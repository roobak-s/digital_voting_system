==> flow/design.v <==
`timescale 1ns / 1ps
module voting_machine(
    input clk,
    input rst,
    input voter1,
    input voter2,
    input voter3,
    input voter4,
    input cast_vote,
    output reg [3:0] candidate1_votes,
    output reg [3:0] candidate2_votes,
    output reg [3:0] candidate3_votes,
    output reg [3:0] candidate4_votes,
    output reg invalid_vote
);
always @(posedge clk or negedge rst)
begin
    if(!rst)
    begin
        candidate1_votes <= 0;
        candidate2_votes <= 0;
        candidate3_votes <= 0;
        candidate4_votes <= 0;
        invalid_vote <= 0;
    end
    else
    begin
        invalid_vote <= 0;
        if(cast_vote)
        begin
            case({voter4,voter3,voter2,voter1})
                4'b0001:
                begin
                    candidate1_votes <= candidate1_votes + 1;
                end
                4'b0010:
                begin
                    candidate2_votes <= candidate2_votes + 1;
                end
                4'b0100:
                begin
                    candidate3_votes <= candidate3_votes + 1;
                end
                4'b1000:
                begin
                    candidate4_votes <= candidate4_votes + 1;
                end
                default:
                begin
                    invalid_vote <= 1;
                end
            endcase
        end
    end
end
endmodule
[Step by step through the tools: voting_machine]
Tool output for the design above, in the order of the flow.
Lines are those of the file above, counted from 1.
Operators: Yosys type, input widths -> output width; for muxes data width and select width s.
Cell names lack the library's common part.
The mark - stands for no value.
Set-up
  top: voting_machine
  clock port: clk
  standard-cell library: sky130hd
  timing corner: tt_025C_1v80

[Word level]
Source: Yosys, flattened and elaborated, memories not mapped. Widths are those after wreduce. Registers that Yosys merges into a memory's read port (data or address) are not register bits. Print and check cells do not count. Equal cells are merged and count once.
Bit counts
  register bits after elaboration: 17
  input port bits: 7
  output and inout bits: 17
  elaborated cells: 20
Cells by class
  add/sub/neg operators: 4
  eq/ne operators: 4
  mux-type cells: 2
  reduce/logical cells: 5
Operators by type and width (number)
  $add 4x1->4 const B: 4
  $reduce_and 2->1: 4
  $eq 4x1->1 const B: 1
  $eq 4x2->1 const B: 1
  $eq 4x3->1 const B: 1
  $eq 4x4->1 const B: 1
  $reduce_or 4->1: 1
  $mux 1: 2

[Depth]
Yosys ltp: most cells in a row. Word level: on the elaborated netlist, between registers, memories and ports. Mapped: between sequential cells and ports; inverters and the memories' decode and read muxes count.
Logic depth
  depth in word-level cells: 4
  ABC_AREA: 0
  gate-level depth with buffers: 4
  mapped depth without buffers: 3

[After synthesis]
Yosys stat after the flow's synthesis: flattened, memories mapped to cells. It holds for the ABC_AREA given above (unset counts as 0); a run with the other value may have another netlist.
The area totals of this step are shown rounded.
Synthesis totals
  cells in the netlist: 63
  chip area (Yosys): 0.000823 mm^2
  mapped flip-flops: 17
Cell types (number)
  dfrtp_1: 17
  xnor2_1: 12
  ha_1: 4
  nand4b_1: 4
  and3_1: 4
  nand4_1: 4
  mux2_1: 2
  mux2_2: 2
  nor3b_4: 1
  nand3b_1: 2
  nor2_4: 1
  o221a_2: 1
  mux2i_1: 1
  nand3_1: 2
  xor2_1: 1
  and2b_1: 1
  nor2b_1: 1
  buf_2: 1
Other cell types: 2; their cells: 2.

[Path before layout]
Path of least setup slack by OpenSTA after synthesis, without wires, with an ideal clock, recovery checks aside; 20% of the period is set as input and as output delay. Where synthesis merged equal registers, the netlist keeps one of their names.
Timing path after synthesis
  path kind: input port to flip-flop
  from: in voter3
  to: reg candidate1_votes[1]
  clock period: 1.16 ns
  time at the first pin: 0.232 ns
  arrival time: 0.988 ns
  data required time: 1.032 ns
  path slack: 0.045 ns
  path delay: 0.884 ns
  stages: 4
  buffers on the path: 1
  period reached after synthesis: 1.115 ns
"path delay" is the arrival time less input delay plus setup time.
"stages" counts driving pins, that of a launching flip-flop among them; a cell with two outputs on the path counts twice.
"period reached after synthesis" = period - worst setup slack (recovery checks aside). The figure is calculated, with input and output delays left at 20% of the set period.
Between the ends stands the longest chain of elaborated cells between them, by number of cells; it is not shown to be the way that was timed. Of several equally long chains one is given.
Each line given opens the expression or statement behind the cell; cells for indexed reads and writes are added by Yosys, which also makes memories of some case tables.
On the way, after synthesis
  path through: buf_2 -> nor2_4 -> nand3_1 -> mux2_1
  cells in the longest elaborated chain: 2
  elaborated cells on any way between the ends: 2
  classes of those cells: eq/ne (1); reduce/logical (1)
Ends and longest elaborated chain, after synthesis
  from (decl): RTL line 7  | input voter3,
  $eq 4x1->1: RTL line 31  | case({voter4,voter3,voter2,voter1})
  $reduce_and 2->1
  to (assign): RTL line 20  | candidate1_votes <= 0;
  to (assign): RTL line 34  | candidate1_votes <= candidate1_votes + 1;
  to (decl): RTL line 10  | output reg [3:0] candidate1_votes,

[Timing after layout]
From the final timing report of job 1: the path of least setup slack in the routed layout; clock arrival at registers is part of the times.
Timing path after layout
  path kind: flip-flop to flip-flop
  from: reg candidate1_votes[0]
  to: reg candidate1_votes[1]
  clock period: 1.14 ns
  time at the first pin: 0.29 ns
  arrival time: 1.38 ns
  data required time: 1.32 ns
  path slack: -0.06 ns
  stages: 4
  buffers on the path: 1
Between the ends stands the longest chain of elaborated cells between them, by number of cells; it is not shown to be the way that was timed. Of several equally long chains one is given.
On the way, after layout
  path through: dfrtp_1 -> buf_4 -> ha_1 -> mux2_1
  cells in the longest elaborated chain: 1
  elaborated cells on any way between the ends: 1
  classes of those cells: add/sub (1)
Ends and longest elaborated chain, after layout
  from (decl): RTL line 10  | output reg [3:0] candidate1_votes,
  from (assign): RTL line 20  | candidate1_votes <= 0;
  from (assign): RTL line 34  | candidate1_votes <= candidate1_votes + 1;
  $add 4x1->4: RTL line 34
  to (assign): RTL line 20
  to (assign): RTL line 34
  to (decl): RTL line 10

FLOW RESULTS
============

2 stored runs of voting_machine in the flow (synthesis by Yosys, layout by OpenROAD, sky130hd cells), in arbitrary order. Constraints: input delay and output delay 20% of the set period each, output load 0.01 pF.
"achieved clock period" means the clock period less the worst setup slack. The figure is calculated, with input and output delays left at 20% of the set period.
"worst setup path time" = time allowed to the worst setup path (clock period - input delay - output delay, where it has them) - its slack; a late launch clock adds to it, a late capture clock takes from it.
"power" rests on the timing tool's default activity at the inputs, not on a simulated workload.
Results are given in rounded form.

Job 1
==> flow/run.sh <==
#!/bin/bash
# the make line also repeats the synthesis and layout settings of config.mk as NAME=value (left out here)
make -C /OpenROAD-flow-scripts/flow DESIGN_CONFIG=/design/flow/config.mk WORK_HOME=/design/flow/orfs CLKGATE_MAP_FILE= finish
==> flow/config.mk <==
export PLATFORM = sky130hd
export DESIGN_NAME = voting_machine
export DESIGN_NICKNAME = voting_machine
export VERILOG_FILES = /design/flow/design.v
export SDC_FILE = /design/flow/constraint.sdc
export NUM_CORES = 4
export LEC_CHECK = 0
export CAP_MARGIN = 20
export CORE_MARGIN = 2
export CORE_UTILIZATION = 40
export SETUP_SLACK_MARGIN = -0.08
export SLEW_MARGIN = 20
==> flow/constraint.sdc <==
create_clock -name core_clock -period 1.14 [get_ports {clk}]
set_input_delay 0.2280 -clock core_clock [delete_from_list [all_inputs] [get_ports {clk}]]
set_output_delay 0.2280 -clock core_clock [all_outputs]
set_load 0.01 [all_outputs]

==> results of job 1 <==
chip area after synthesis (Yosys): 0.000823 mm^2
die area: 0.00244 mm^2
standard-cell area of the final layout: 0.00134 mm^2
utilization: 68.8 %
worst setup slack after layout: -0.060 ns
total negative slack: -0.253 ns
power: 2.43 mW
achieved clock period: 1.200 ns
worst setup path time: 1.20 ns
worst setup path kind: flip-flop to flip-flop

Job 2
==> flow/run.sh <==
#!/bin/bash
# the make line also repeats the synthesis and layout settings of config.mk as NAME=value (left out here)
make -C /OpenROAD-flow-scripts/flow DESIGN_CONFIG=/design/flow/config.mk WORK_HOME=/design/flow/orfs CLKGATE_MAP_FILE= finish
==> flow/config.mk <==
export PLATFORM = sky130hd
export DESIGN_NAME = voting_machine
export DESIGN_NICKNAME = voting_machine
export VERILOG_FILES = /design/flow/design.v
export SDC_FILE = /design/flow/constraint.sdc
export NUM_CORES = 4
export LEC_CHECK = 0
export CAP_MARGIN = 30
export CELL_PAD_IN_SITES_GLOBAL_PLACEMENT = 0
export CORE_MARGIN = 8
export CORE_UTILIZATION = 62
export CTS_CLUSTER_DIAMETER = 282
export CTS_CLUSTER_SIZE = 52
export GPL_ROUTABILITY_DRIVEN = 1
export GPL_TIMING_DRIVEN = 0
export PLACE_DENSITY_LB_ADDON = 0.29
export SLEW_MARGIN = 20
==> flow/constraint.sdc <==
create_clock -name core_clock -period 1.86 [get_ports {clk}]
set_input_delay 0.3720 -clock core_clock [delete_from_list [all_inputs] [get_ports {clk}]]
set_output_delay 0.3720 -clock core_clock [all_outputs]
set_load 0.01 [all_outputs]

==> results of job 2 <==
chip area after synthesis (Yosys): 0.000823 mm^2
die area: 0.00275 mm^2
standard-cell area of the final layout: 0.00108 mm^2
utilization: 85.1 %
worst setup slack after layout: 0.208 ns
total negative slack: 0.000 ns
power: 1.34 mW
achieved clock period: 1.652 ns
worst setup path time: 1.28 ns
worst setup path kind: flip-flop to output port
