==> flow/design.v <==
module clock_generator(
    input  wire master_clk,
    input  wire reset,
    output wire system_clk,
    output wire display_clk,
    output wire security_clk
);
    assign system_clk   = master_clk;   
    assign display_clk  = master_clk;
    assign security_clk = master_clk;
endmodule
module digital_voting_system_top (
    input wire master_clk,
    input wire reset,
    input wire [7:0] voter_id_input,
    input wire [3:0] candidate_selection,
    input wire submit_vote,
    input wire authenticate_voter,
    input wire display_results_request,
    input wire system_enable,
    output wire [7:0] system_status,
    output wire [7:0] current_voter_id,
    output wire [3:0] current_candidate,
    output wire vote_accepted,
    output wire vote_rejected,
    output wire system_ready,
    output wire [15:0] total_votes_cast,
    output wire [3:0] winning_candidate_id,
    output wire [15:0] winning_candidate_votes,
    output wire results_available,
    output wire [7:0] error_code,
    output wire system_clk_out,
    output wire display_clk_out,
    output wire security_clk_out
);
    wire system_clk, display_clk, security_clk;
    clock_generator clk_gen (
        .master_clk(master_clk),
        .reset(reset),
        .system_clk(system_clk),
        .display_clk(display_clk),
        .security_clk(security_clk)
    );
    voting_system_controller voting_sys (
        .clk(system_clk),
        .reset(reset),
        .voter_id_input(voter_id_input),
        .candidate_selection(candidate_selection),
        .submit_vote(submit_vote),
        .authenticate_voter(authenticate_voter),
        .display_results_request(display_results_request),
        .system_enable(system_enable),
        .system_status(system_status),
        .current_voter_id(current_voter_id),
        .current_candidate(current_candidate),
        .vote_accepted(vote_accepted),
        .vote_rejected(vote_rejected),
        .system_ready(system_ready),
        .total_votes_cast(total_votes_cast),
        .winning_candidate_id(winning_candidate_id),
        .winning_candidate_votes(winning_candidate_votes),
        .results_available(results_available),
        .error_code(error_code)
    );
    assign system_clk_out = system_clk;
    assign display_clk_out = display_clk;
    assign security_clk_out = security_clk;
endmodule
module vote_counter(
    input wire clk,
    input wire reset,
    input wire valid_vote,
    input wire [3:0] candidate,
    input wire result_request,
    output reg [15:0] total_votes_cast,
    output reg [3:0] winning_candidate_id,
    output reg [15:0] winning_candidate_votes,
    output reg results_available
);
    reg [15:0] votes [0:3];
    integer i;
    always @(posedge clk or posedge reset) begin
        if (reset) begin
            total_votes_cast <= 0;
            for (i = 0; i < 4; i = i + 1)
                votes[i] <= 0;
            winning_candidate_id <= 0;
            winning_candidate_votes <= 0;
            results_available <= 0;
        end else begin
            if (valid_vote && candidate < 4) begin
                votes[candidate] <= votes[candidate] + 1;
                total_votes_cast <= total_votes_cast + 1;
            end
            if (result_request) begin
                winning_candidate_id <= 0;
                winning_candidate_votes <= votes[0];
                for (i = 1; i < 4; i = i + 1) begin
                    if (votes[i] > winning_candidate_votes) begin
                        winning_candidate_votes <= votes[i];
                        winning_candidate_id <= i[3:0];
                    end
                end
                results_available <= 1;
            end else begin
                results_available <= 0;
            end
        end
    end
endmodule
module voter_authentication(
    input wire clk,
    input wire reset,
    input wire [7:0] voter_id_input,
    input wire authenticate_voter,
    input wire system_enable,
    output reg authenticated,
    output reg already_voted,
    output reg valid_voter
);
    reg [7:0] registered_voters [0:15];
    reg voted [0:15];
    integer i;
    initial begin
        for (i = 0; i < 16; i = i + 1) begin
            registered_voters[i] = 8'h10 + i;  
            voted[i] = 0;
        end
    end
    always @(posedge clk or posedge reset) begin
        if (reset) begin
            authenticated <= 0;
            already_voted <= 0;
            valid_voter <= 0;
            for (i = 0; i < 16; i = i + 1)
                voted[i] <= 0;
        end else if (system_enable && authenticate_voter) begin
            valid_voter <= 0;
            already_voted <= 0;
            authenticated <= 0;
            for (i = 0; i < 16; i = i + 1) begin
                if (voter_id_input == registered_voters[i]) begin
                    valid_voter <= 1;
                    if (voted[i]) begin
                        already_voted <= 1;
                        authenticated <= 0;
                    end else begin
                        authenticated <= 1;
                        already_voted <= 0;
                        voted[i] <= 1;
                    end
                end
            end
        end
    end
endmodule
module voting_system_controller(
    input wire clk,
    input wire reset,
    input wire [7:0] voter_id_input,
    input wire [3:0] candidate_selection,
    input wire submit_vote,
    input wire authenticate_voter,
    input wire display_results_request,
    input wire system_enable,
    output reg [7:0] system_status,
    output reg [7:0] current_voter_id,
    output reg [3:0] current_candidate,
    output reg vote_accepted,
    output reg vote_rejected,
    output reg system_ready,
    output wire [15:0] total_votes_cast,
    output wire [3:0] winning_candidate_id,
    output wire [15:0] winning_candidate_votes,
    output wire results_available,
    output reg [7:0] error_code
);
    wire authenticated, already_voted, valid_voter;
    reg allow_vote;
    reg result_request_pulse;
    voter_authentication auth (
        .clk(clk),
        .reset(reset),
        .voter_id_input(voter_id_input),
        .authenticate_voter(authenticate_voter),
        .system_enable(system_enable),
        .authenticated(authenticated),
        .already_voted(already_voted),
        .valid_voter(valid_voter)
    );
    vote_counter vcount (
        .clk(clk),
        .reset(reset),
        .valid_vote(allow_vote),
        .candidate(candidate_selection),
        .result_request(display_results_request),
        .total_votes_cast(total_votes_cast),
        .winning_candidate_id(winning_candidate_id),
        .winning_candidate_votes(winning_candidate_votes),
        .results_available(results_available)
    );
    always @(posedge clk or posedge reset) begin
        if (reset) begin
            system_status <= 0;
            current_voter_id <= 0;
            current_candidate <= 0;
            vote_accepted <= 0;
            vote_rejected <= 0;
            system_ready <= 0;
            error_code <= 0;
            allow_vote <= 0;
        end else begin
            system_ready <= system_enable;
            if (system_enable) begin
                if (authenticate_voter) begin
                    current_voter_id <= voter_id_input;
                    if (!valid_voter) begin
                        system_status <= 0;
                        error_code <= 8'h01;  
                        vote_accepted <= 0;
                        vote_rejected <= 1;
                        allow_vote <= 0;
                    end else if (already_voted) begin
                        system_status <= 0;
                        error_code <= 8'h02;  
                        vote_accepted <= 0;
                        vote_rejected <= 1;
                        allow_vote <= 0;
                    end else if (authenticated) begin
                        system_status <= 8'h01;
                        error_code <= 0;
                        vote_accepted <= 0;
                        vote_rejected <= 0;
                        allow_vote <= 0;
                    end
                end
                if (system_status == 8'h01 && submit_vote) begin
                    current_candidate <= candidate_selection;
                    if (candidate_selection < 4) begin
                        vote_accepted <= 1;
                        vote_rejected <= 0;
                        allow_vote <= 1;
                        error_code <= 0;
                    end else begin
                        vote_accepted <= 0;
                        vote_rejected <= 1;
                        error_code <= 8'h03;  
                        allow_vote <= 0;
                    end
                end else begin
                    vote_accepted <= 0;
                    vote_rejected <= 0;
                    allow_vote <= 0;
                end
            end else begin
                system_status <= 0;
                system_ready <= 0;
            end
        end
    end
endmodule
# ---- Reports on digital_voting_system_top
# Tool output for the design above, in the order of the flow.
# Lines are those of the file above, counted from 1.
# Cell names lack the library's common part.
# The mark n/a stands for no value.
dict set report inputs {
  top {digital_voting_system_top}
  clock_port {master_clk}
  library {sky130hd}
  corner {tt_025C_1v80}
}

# ---- After elaboration
# Source: Yosys, flattened and elaborated. Widths are those after wreduce. Registers that Yosys merges into a memory's read port (data or address) are not register bits. Print and check cells do not count. Equal cells are merged and count once.
# Memory sizes are those after Yosys's memory passes, which may raise the word count (mostly to a power of two), join words into wider ones and drop unused or constant bits.
dict set report classes {
  n_eq 23
  cmp 4
  bitwise 0
  n_mux 105
  add_sub_neg 2
  multipliers 0
  n_reduce_logical 29
  div 0
  shift 0
}
# cell count
set ops {}
lappend ops {{8-bit equality test} 16}
lappend ops {{1-bit two-way mux} 87}
lappend ops {{8-bit two-way mux} 10}
lappend ops {{16-bit parallel mux with 4-bit select} 1}
lappend ops {{16-bit two-way mux} 4}
lappend ops {{16-bit greater-than comparator} 3}
lappend ops {{2-bit AND reduction} 23}
lappend ops {{16-bit by 1-bit adder with 16-bit output (second input constant)} 2}
lappend ops {{8-bit by 1-bit equality test with 1-bit output (second input constant)} 1}
lappend ops {{2-bit two-way mux} 3}
lappend ops {{2-bit equality test (second input constant)} 2}
lappend ops {{4-bit by 3-bit < comparator with 1-bit output (second input constant)} 1}
lappend ops {{4-bit by 3-bit != test with 1-bit output (second input constant)} 1}
lappend ops {{4-bit != test (second input constant)} 1}
lappend ops {{1-bit logical AND} 3}
lappend ops {{3-bit AND reduction} 1}
lappend ops {{2-bit by 1-bit equality test with 1-bit output (second input constant)} 1}
lappend ops {{2-bit != test (second input constant)} 1}
lappend ops {{2-bit logical NOT} 1}
lappend ops {{2-bit nonzero test} 1}
dict set report word_totals {
  output_inout_bits 71
  elab_cells 198
  memories 1
  reg_bits 151
  mem_bits_rw 0
  latch_bits 0
  rom_bits 64
}
# name words word_bits line_no
set mem_list {}
lappend mem_list {voting_sys.auth.registered_voters 2 32 121} ;# reg [7:0] registered_voters [0:15];

# ---- Longest topological paths
# Depth = most cells in a row (Yosys ltp): at word level without a register or memory, in the mapped netlist without a sequential cell, where the memories' decode and read muxes count.
dict set report depth {
  ltp_word 17
  ABC_AREA 0
  ltp_mapped 11
}

# ---- Mapped cells and area
# Yosys stat after the flow's synthesis: flattened, memories mapped to cells. It holds for the ABC_AREA given above (unset counts as 0); a run with the other value may have another netlist.
dict set report mapped {
  ffs 136
  synth_area_um2 7707.4
  stdcells 782
  buf_cells 54
}
# cell count
set by_type {}
lappend by_type {dfrtp_1 136}
lappend by_type {ha_1 50}
lappend by_type {nor2_1 89}
lappend by_type {nand2_1 85}
lappend by_type {mux4_1 10}
lappend by_type {a21oi_1 46}
lappend by_type {o21ai_0 43}
lappend by_type {a211oi_1 22}
lappend by_type {mux4_2 7}
lappend by_type {xnor2_1 17}
lappend by_type {xor2_1 16}
lappend by_type {buf_4 18}
lappend by_type {a31oi_1 21}
lappend by_type {a21boi_0 17}
lappend by_type {mux2_2 11}
lappend by_type {o31ai_1 16}
lappend by_type {clkbuf_1 30}
lappend by_type {nand3_1 20}
# Other cell types: 39; their cells: 128.
# The figures by module come from a second, unflattened synthesis with its own total; it is not the netlist above.
dict set report unflattened {
  cells_unflattened 801
  hier_area_um2 8086.5
}
# Rows give one instance, submodules left out.
# mod mod_seq_area_um2 n_cells area_um2 n_inst
set by_module {}
lappend by_module {vote_counter 2477.4 645 6247.2 1}
lappend by_module {voter_authentication 475.5 89 993.5 1}
lappend by_module {voting_system_controller 450.4 64 823.3 1}
lappend by_module {clock_generator 0.0 3 22.5 1}
lappend by_module {digital_voting_system_top 0.0 0 0.0 1}

Settings and measured results of 2 stored flow runs for module digital_voting_system_top (sky130hd), not sorted in any way. The constraints put input and output delay at 20% of the set period each and load the outputs with 0.01 pF.
"fin_power_mw" rests on the timing tool's default activity at the inputs, not on a simulated workload.

[flow] run 1: files
==> flow/run.sh <==
#!/bin/bash
# the make line also repeats the synthesis and layout settings of config.mk as NAME=value (left out here)
make -C /OpenROAD-flow-scripts/flow DESIGN_CONFIG=/design/flow/config.mk WORK_HOME=/design/flow/orfs CLKGATE_MAP_FILE= finish
==> flow/config.mk <==
export PLATFORM = sky130hd
export DESIGN_NAME = digital_voting_system_top
export DESIGN_NICKNAME = digital_voting_system_top
export VERILOG_FILES = /design/flow/design.v
export SDC_FILE = /design/flow/constraint.sdc
export NUM_CORES = 4
export LEC_CHECK = 0
export CAP_MARGIN = 40
export CELL_PAD_IN_SITES_GLOBAL_PLACEMENT = 1
export CORE_MARGIN = 3
export CORE_UTILIZATION = 16
export CTS_CLUSTER_DIAMETER = 153
export CTS_CLUSTER_SIZE = 43
export PLACE_DENSITY_LB_ADDON = 0.07
export SETUP_SLACK_MARGIN = 0.32
export SLEW_MARGIN = 20
==> flow/constraint.sdc <==
create_clock -name core_clock -period 3.4 [get_ports {master_clk}]
set_input_delay 0.6800 -clock core_clock [delete_from_list [all_inputs] [get_ports {master_clk}]]
set_output_delay 0.6800 -clock core_clock [all_outputs]
set_load 0.01 [all_outputs]

[flow] run 1: metrics
[metrics] finalUtil_frac = 0.218
[metrics] setupTns_ns = 0.000
[metrics] ws_hold_ns = 0.453
[metrics] final_cell_area_um2 = 10262.3
[metrics] final_setup_ws_ns = 0.491
[metrics] synthArea_um2 = 7707.4
[metrics] die_area_um2 = 50841.2
[metrics] fin_power_mw = 5.896

[flow] run 2: files
==> flow/run.sh <==
#!/bin/bash
# the make line also repeats the synthesis and layout settings of config.mk as NAME=value (left out here)
make -C /OpenROAD-flow-scripts/flow DESIGN_CONFIG=/design/flow/config.mk WORK_HOME=/design/flow/orfs CLKGATE_MAP_FILE= finish
==> flow/config.mk <==
export PLATFORM = sky130hd
export DESIGN_NAME = digital_voting_system_top
export DESIGN_NICKNAME = digital_voting_system_top
export VERILOG_FILES = /design/flow/design.v
export SDC_FILE = /design/flow/constraint.sdc
export NUM_CORES = 4
export LEC_CHECK = 0
export ABC_AREA = 0
export CAP_MARGIN = 20
export CELL_PAD_IN_SITES_GLOBAL_PLACEMENT = 3
export CORE_MARGIN = 7
export CORE_UTILIZATION = 22
export GPL_TIMING_DRIVEN = 0
export HOLD_SLACK_MARGIN = 0.23
export MAX_ROUTING_LAYER = met5
export PLACE_DENSITY_LB_ADDON = 0.28
export SETUP_SLACK_MARGIN = -0.03
export SLEW_MARGIN = 20
export TNS_END_PERCENT = 50
==> flow/constraint.sdc <==
create_clock -name core_clock -period 2.86 [get_ports {master_clk}]
set_input_delay 0.5720 -clock core_clock [delete_from_list [all_inputs] [get_ports {master_clk}]]
set_output_delay 0.5720 -clock core_clock [all_outputs]
set_load 0.01 [all_outputs]

[flow] run 2: metrics
[metrics] ws_hold_ns = 0.390
[metrics] final_cell_area_um2 = 10000.8
[metrics] finalUtil_frac = 0.29
[metrics] final_setup_ws_ns = 0.007
[metrics] fin_power_mw = 6.806
[metrics] setupTns_ns = 0.000
[metrics] synthArea_um2 = 7707.4
[metrics] die_area_um2 = 40469.4
